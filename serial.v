==> flow/design.v <==
`timescale 1ns / 10 ps
module serial(clk,rst,pushin,lastin,datain,pullout,stopout,dataout,lenout);
input clk,rst,pushin,lastin,datain;
input pullout;
output [63:0]dataout;
output[6:0]lenout;
output stopout;
reg[70:0]memory [31:0];
reg full;
reg stopout;
reg[4:0]read_ptr;
reg[4:0]write_ptr;
reg[5:0]counter;
reg[63:0] dataout;
reg[6:0] lenout;
reg empty;
reg read,write;
reg[6:0]lout,lout_new;
reg[63:0] out,out_new;
always @(posedge clk or posedge rst)
begin
    if(rst)
      begin
	read_ptr <=0;
	write_ptr <=0;
	out <= 0;
	lout <= 0;
	counter <=0;
	stopout <=1;
 	read <=0;
 	write <=0;
	end
	else
	  begin
	  case ({pushin,lastin})
	  2'b00 : begin
		  lout <=#1 lout;
		  out <=#1 out;
 		  write <= #1 0;
		  end
	  2'b10:begin
		out <=	#1  {out[62:0],datain};
		lout <= #1 lout + 1;
 		 write <= #1 1'b0;
		end
	  2'b11:begin
		out_new <= #1 {out[62:0],datain};
		lout_new <= #1 lout +1;
 		write <= #1 1'b1;
 		out <= #1 0;
 		lout <= #1 0;
		end
	 2'b01:begin
		lout <=#1 lout;
		 out <=#1 out;
		 write <= #1 1'b0;
		end 
	endcase
	if(((write) && (!full)) && ((read) && (!empty)))
	begin
	  memory[write_ptr][63:0]<=#1 out_new[63:0]; 
	  memory[write_ptr][70:64]<=#1 lout_new[6:0];
	  write_ptr <=#1 write_ptr+1 ;
	  dataout <= #1 memory[read_ptr][63:0];
	  lenout <= #1 memory[read_ptr][70:64];
	  read_ptr <=#1  read_ptr +1;
	  counter <=#1 counter; 
	  read <= #1 1'b0;
	  stopout <= #1 1'b0;
	 end
	else if(write && (!full))
    		begin
			  memory[write_ptr][63:0]<=#1 out_new[63:0]; 
			  memory[write_ptr][70:64]<=#1 lout_new[6:0]; 
			  write_ptr <= #1 write_ptr+1 ;
			  counter <= #1 counter + 1;
		end	  
	else if(read && (!empty)) 
		begin
    		dataout <= #1 memory[read_ptr][63:0];
    		lenout <= #1 memory[read_ptr][70:64];
    		read_ptr <=#1  read_ptr + 1;
		counter <=#1 counter - 1;
    		read<=#1 1'b0;
    		stopout<=#1 1'b0;
		end
	else  
	begin
	write_ptr <= #1 write_ptr;
	read_ptr <=#1  read_ptr;
	counter <=#1 counter; 
	end
	if(stopout && (!read)) 
	begin
	read <= #1 1'b1;
	end
	if(pullout && (!stopout))
	begin
	stopout <= #1 1'b1;
	end
  end
end
always @(*)
begin
  if(counter == 0) empty <=1;
  else empty <= 0;
  if(counter == 32) full <= 1;
  else full <= 0;
end 
endmodule
* Step by step through the tools: serial
Tool output for the design above, in the order of the flow.
Lines are those of the file above, counted from 1.
Operators: Yosys type, input widths -> output width; for muxes data width and select width s.
Library cell names are shortened.
The mark -- stands for no value.
- Top :: serial
- Clock :: clk
- Cell library :: sky130hd
- Corner :: tt_025C_1v80

* Elaborated design
Source: Yosys, flattened and elaborated. Widths are those after wreduce. Registers that Yosys merges into a memory's read port (data or address) are not register bits. Print and check cells do not count. Equal cells are merged and count once.
- Bits in registers :: 2503
- Input bits :: 6
- Output and inout port bits :: 72
- Cells after elaboration :: 363
- Add/sub/neg operators :: 5
- Eq/ne operators :: 69
- Mux-type cells :: 216
- Bitwise gates (word level) :: 2
- Reductions and logical operators :: 27
** Operators by type and width (number)
- $mux 64 :: 99
- $pmux 71 s32 :: 1
- $mux 7 :: 99
- $eq 5x5->1 const B :: 32
- $pmux 63 s2 :: 1
- $eq 5x4->1 const B :: 16
- $eq 5x3->1 const B :: 8
- $mux 5 :: 5
- $eq 5x2->1 const B :: 4
- $pmux 7 s2 :: 1
- $reduce_and 2->1 :: 6
- $mux 6 :: 2
- $add 5x1->5 const B :: 2
- $eq 5x1->1 const B :: 2
- $logic_not 5->1 :: 2
- $add 7x1->7 const B :: 1
- $mux 1 :: 7
- $reduce_bool 2->1 :: 3
- $ne 3x2->1 const B :: 2
- $reduce_bool 3->1 :: 2
- $add 6x1->6 const B :: 1
- $sub 6x1->6 const B :: 1
- $eq 6x6->1 const B :: 1
- $logic_not 6->1 :: 1
- $logic_and 1x1->1 :: 5
- $logic_not 1->1 :: 4
- $eq 2x2->1 const B :: 2
- $reduce_and 3->1 :: 1
Not listed: further kinds 7, cells in them 8.

* Logic depth
Longest topological path by Yosys (ltp), each cell counted once; first at word level (registers and memories cut), then after technology mapping (sequential cells cut; the memories' decode and read muxes count).
- Word-level depth :: 8
- ABC_AREA :: 0
- Mapped depth :: 16
- Mapped depth without buffers :: 9

* Synthesis result
The flow's flattened synthesis, as Yosys stat reports it; memories are mapped. The netlist is that of the ABC_AREA named above (0 if unset); the other value can give another one.
** Cells by type
- edfxtp_1 :: number 2414, area in all 7.25E+04 µm²
- a22oi_1 :: number 440, area in all 3.3E+03 µm²
- mux2i_1 :: number 262, area in all 2.62E+03 µm²
- dfrtp_1 :: number 88, area in all 2.2E+03 µm²
- o22ai_1 :: number 178, area in all 1.11E+03 µm²
- a22o_1 :: number 84, area in all 735.706 µm²
- nand2_1 :: number 179, area in all 671.894 µm²
- a222oi_1 :: number 67, area in all 670.643 µm²
- nor4_1 :: number 104, area in all 650.624 µm²
- a221oi_1 :: number 70, area in all 613.088 µm²
- mux2_2 :: number 51, area in all 574.301 µm²
- buf_2 :: number 113, area in all 565.542 µm²
- clkbuf_1 :: number 135, area in all 506.736 µm²
- o21ai_0 :: number 81, area in all 405.389 µm²
- a31oi_1 :: number 53, area in all 331.568 µm²
- inv_1 :: number 85, area in all 319.056 µm²
- nor2_1 :: number 76, area in all 285.274 µm²
- a221o_1 :: number 28, area in all 280.269 µm²
Not listed: further types 68, cells in them 594.
- Cell count :: 5102
- Cell area after synthesis :: 93110.6 µm²
- Sequential area :: 74717.9 µm²
- Flip-flop cells :: 2503
- Buffer cells :: 330

* Path before layout
Source: OpenSTA report_checks on the synthesized netlist (no wires, ideal clock, input and output delay 20% of the period each), path of least setup slack; recovery checks are left aside. Register names are those of the netlist, which keeps one name where synthesis merged equal registers.
- Path type :: input -> register
- Start :: input port rst
- End :: register memory[16][0]
- Clock period :: 8.44 ns
- External input delay :: 1.688 ns
- Setup time :: 0.437 ns
- Launch time at the first pin :: 1.688 ns
- Arrival time :: 5.873 ns
- Data required time :: 8.003 ns
- Setup slack :: 2.130 ns
- Path delay :: 4.622 ns
- Stages :: 4
- Path buffers :: 0
- Synthesis period reached :: 6.31 ns
"path delay" = arrival - input delay + setup time.
"stages": output pins that drive a net of the path, with the launching flip-flop's if there is one; two outputs of one cell count as two.
"synthesis period reached" = period - worst setup slack (recovery checks aside). The figure is calculated, with input and output delays left at 20% of the set period.
The rows between start and end are the longest chain of elaborated cells between them; the timing report does not say that the signal goes this way. Where chains are equally long, one stands for them.
A line is the first line of the expression or statement that the cell stems from. Yosys adds cells for indexed reads and writes and turns some case tables into memories.
- Path through :: inv_1 > nand2_1 > nor2_1 > and2_1
- Length of the longest elaborated chain :: 2
- Elaborated cells between the ends (all ways) :: 2
- Source lines of those cells :: 0
- Classes of those cells :: logic: 1; reduce/logical: 1
** RTL lines, path after synthesis
- start: declaration :: line 3 : input clk,rst,pushin,lastin,datain;
- $not 1->1
- $reduce_and 2->1
- end: assignment :: line 61 : memory[write_ptr][63:0]<=#1 out_new[63:0];
- end: assignment :: line 73 : memory[write_ptr][63:0]<=#1 out_new[63:0];
- end: declaration :: line 8 : reg[70:0]memory [31:0];

* Worst path after layout
From the final timing report of job 1: the path of least setup slack in the routed layout; clock arrival at registers is part of the times.
- Path type :: register -> register
- Start :: register read_ptr[3]
- End :: register lenout[1]
- Clock period :: 6.05 ns
- Setup time :: 0.19 ns
- Launch time at the first pin :: 0.91 ns
- Arrival time :: 5.28 ns
- Data required time :: 6.76 ns
- Setup slack :: 1.48 ns
- Stages :: 7
- Path buffers :: 1
The rows between start and end are the longest chain of elaborated cells between them; the timing report does not say that the signal goes this way. Where chains are equally long, one stands for them.
At most two assigning lines are given for a register; there are more.
- Path through :: dfrtp_4 > nor2b_4 > o21bai_1 > a21oi_1 > nand3_4 > buf_4 > a41oi_1
- Length of the longest elaborated chain :: 5
- Elaborated cells between the ends (all ways) :: 36
- Classes of those cells :: eq/ne: 31; mux: 4; reduce/logical: 1
** RTL lines, path post-layout
- start: declaration :: line 11 : reg[4:0]read_ptr;
- start: assignment :: line 66 : read_ptr <=#1 read_ptr +1;
- start: assignment :: line 82 : read_ptr <=#1 read_ptr + 1;
- $eq 5x5->1 :: line 81 : lenout <= #1 memory[read_ptr][70:64];
- $pmux 71 s32 :: line 81
- $mux 7 :: line 78 : else if(read && (!empty))
- $mux 7 :: line 71 : else if(write && (!full))
- $mux 7 :: line 59 : if(((write) && (!full)) && ((read) && (!empty)))
- end: assignment :: line 65 : lenout <= #1 memory[read_ptr][70:64];
- end: assignment :: line 81
- end: declaration :: line 6 : output[6:0]lenout;

Measured data: module serial, platform sky130hd, 2 stored runs of the flow under differing settings, order arbitrary. Input and output delays are each 20% of the period that was set; the output load is 0.01 pF.
"clock period achieved": clock period set for the run, less the worst setup slack. It is reckoned from that one timing run; input and output delays stay at 20% of the period that was set.
By "allowed time less slack (worst setup path)" is meant the share of the clock period that the worst setup path is allowed (20% is reserved at inputs, 20% at outputs), minus its slack. Clock arrival times at its registers enter into it.
"total design power": no workload was simulated; the value follows from the tool's default switching activity.

* Job 1
** Files
==> flow/run.sh <==
#!/bin/bash
# the make line also repeats the synthesis and layout settings of config.mk as NAME=value (left out here)
make -C /OpenROAD-flow-scripts/flow DESIGN_CONFIG=/design/flow/config.mk WORK_HOME=/design/flow/orfs CLKGATE_MAP_FILE= finish
==> flow/config.mk <==
export PLATFORM = sky130hd
export DESIGN_NAME = serial
export DESIGN_NICKNAME = serial
export VERILOG_FILES = /design/flow/design.v
export SDC_FILE = /design/flow/constraint.sdc
export NUM_CORES = 4
export LEC_CHECK = 0
export CAP_MARGIN = 20
export CORE_MARGIN = 2
export CORE_UTILIZATION = 49
export SLEW_MARGIN = 20
==> flow/constraint.sdc <==
create_clock -name core_clock -period 6.05 [get_ports {clk}]
set_input_delay 1.2100 -clock core_clock [delete_from_list [all_inputs] [get_ports {clk}]]
set_output_delay 1.2100 -clock core_clock [all_outputs]
set_load 0.01 [all_outputs]
** Results
- Allowed time less slack (worst setup path) :: 4.57 ns
- Worst setup path kind :: register -> register
- Die area :: 193,525.0 µm²
- Total negative slack :: 0.000 ns
- Worst hold slack after layout :: 0.445 ns
- Standard-cell area of the final layout :: 105,830.0 µm²
- Clock period achieved :: 4.571 ns
- Synthesis area :: 93,110.6 µm²
- Worst setup slack after layout :: 1.479 ns
- Utilization in the final report :: 56.2 %
- Total design power :: 0.047342 W

* Job 2
** Files
==> flow/run.sh <==
#!/bin/bash
# the make line also repeats the synthesis and layout settings of config.mk as NAME=value (left out here)
make -C /OpenROAD-flow-scripts/flow DESIGN_CONFIG=/design/flow/config.mk WORK_HOME=/design/flow/orfs CLKGATE_MAP_FILE= finish
==> flow/config.mk <==
export PLATFORM = sky130hd
export DESIGN_NAME = serial
export DESIGN_NICKNAME = serial
export VERILOG_FILES = /design/flow/design.v
export SDC_FILE = /design/flow/constraint.sdc
export NUM_CORES = 4
export LEC_CHECK = 0
export ABC_AREA = 1
export CAP_MARGIN = 15
export CELL_PAD_IN_SITES_DETAIL_PLACEMENT = 0
export CORE_MARGIN = 9
export CORE_UTILIZATION = 48
export CTS_CLUSTER_DIAMETER = 370
export GPL_TIMING_DRIVEN = 0
export MAX_ROUTING_LAYER = met4
export PLACE_DENSITY_LB_ADDON = 0.22
export SETUP_SLACK_MARGIN = 1.43
export SLEW_MARGIN = 20
==> flow/constraint.sdc <==
create_clock -name core_clock -period 5.33 [get_ports {clk}]
set_input_delay 1.0660 -clock core_clock [delete_from_list [all_inputs] [get_ports {clk}]]
set_output_delay 1.0660 -clock core_clock [all_outputs]
set_load 0.01 [all_outputs]
** Results
- Allowed time less slack (worst setup path) :: 2.72 ns
- Worst setup path kind :: input -> register
- Die area :: 215,765.0 µm²
- Total negative slack :: 0.000 ns
- Worst hold slack after layout :: 0.443 ns
- Standard-cell area of the final layout :: 111,844.0 µm²
- Clock period achieved :: 3.785 ns
- Synthesis area :: 95,695.5 µm²
- Worst setup slack after layout :: 1.545 ns
- Utilization in the final report :: 56.5 %
- Total design power :: 0.04873 W
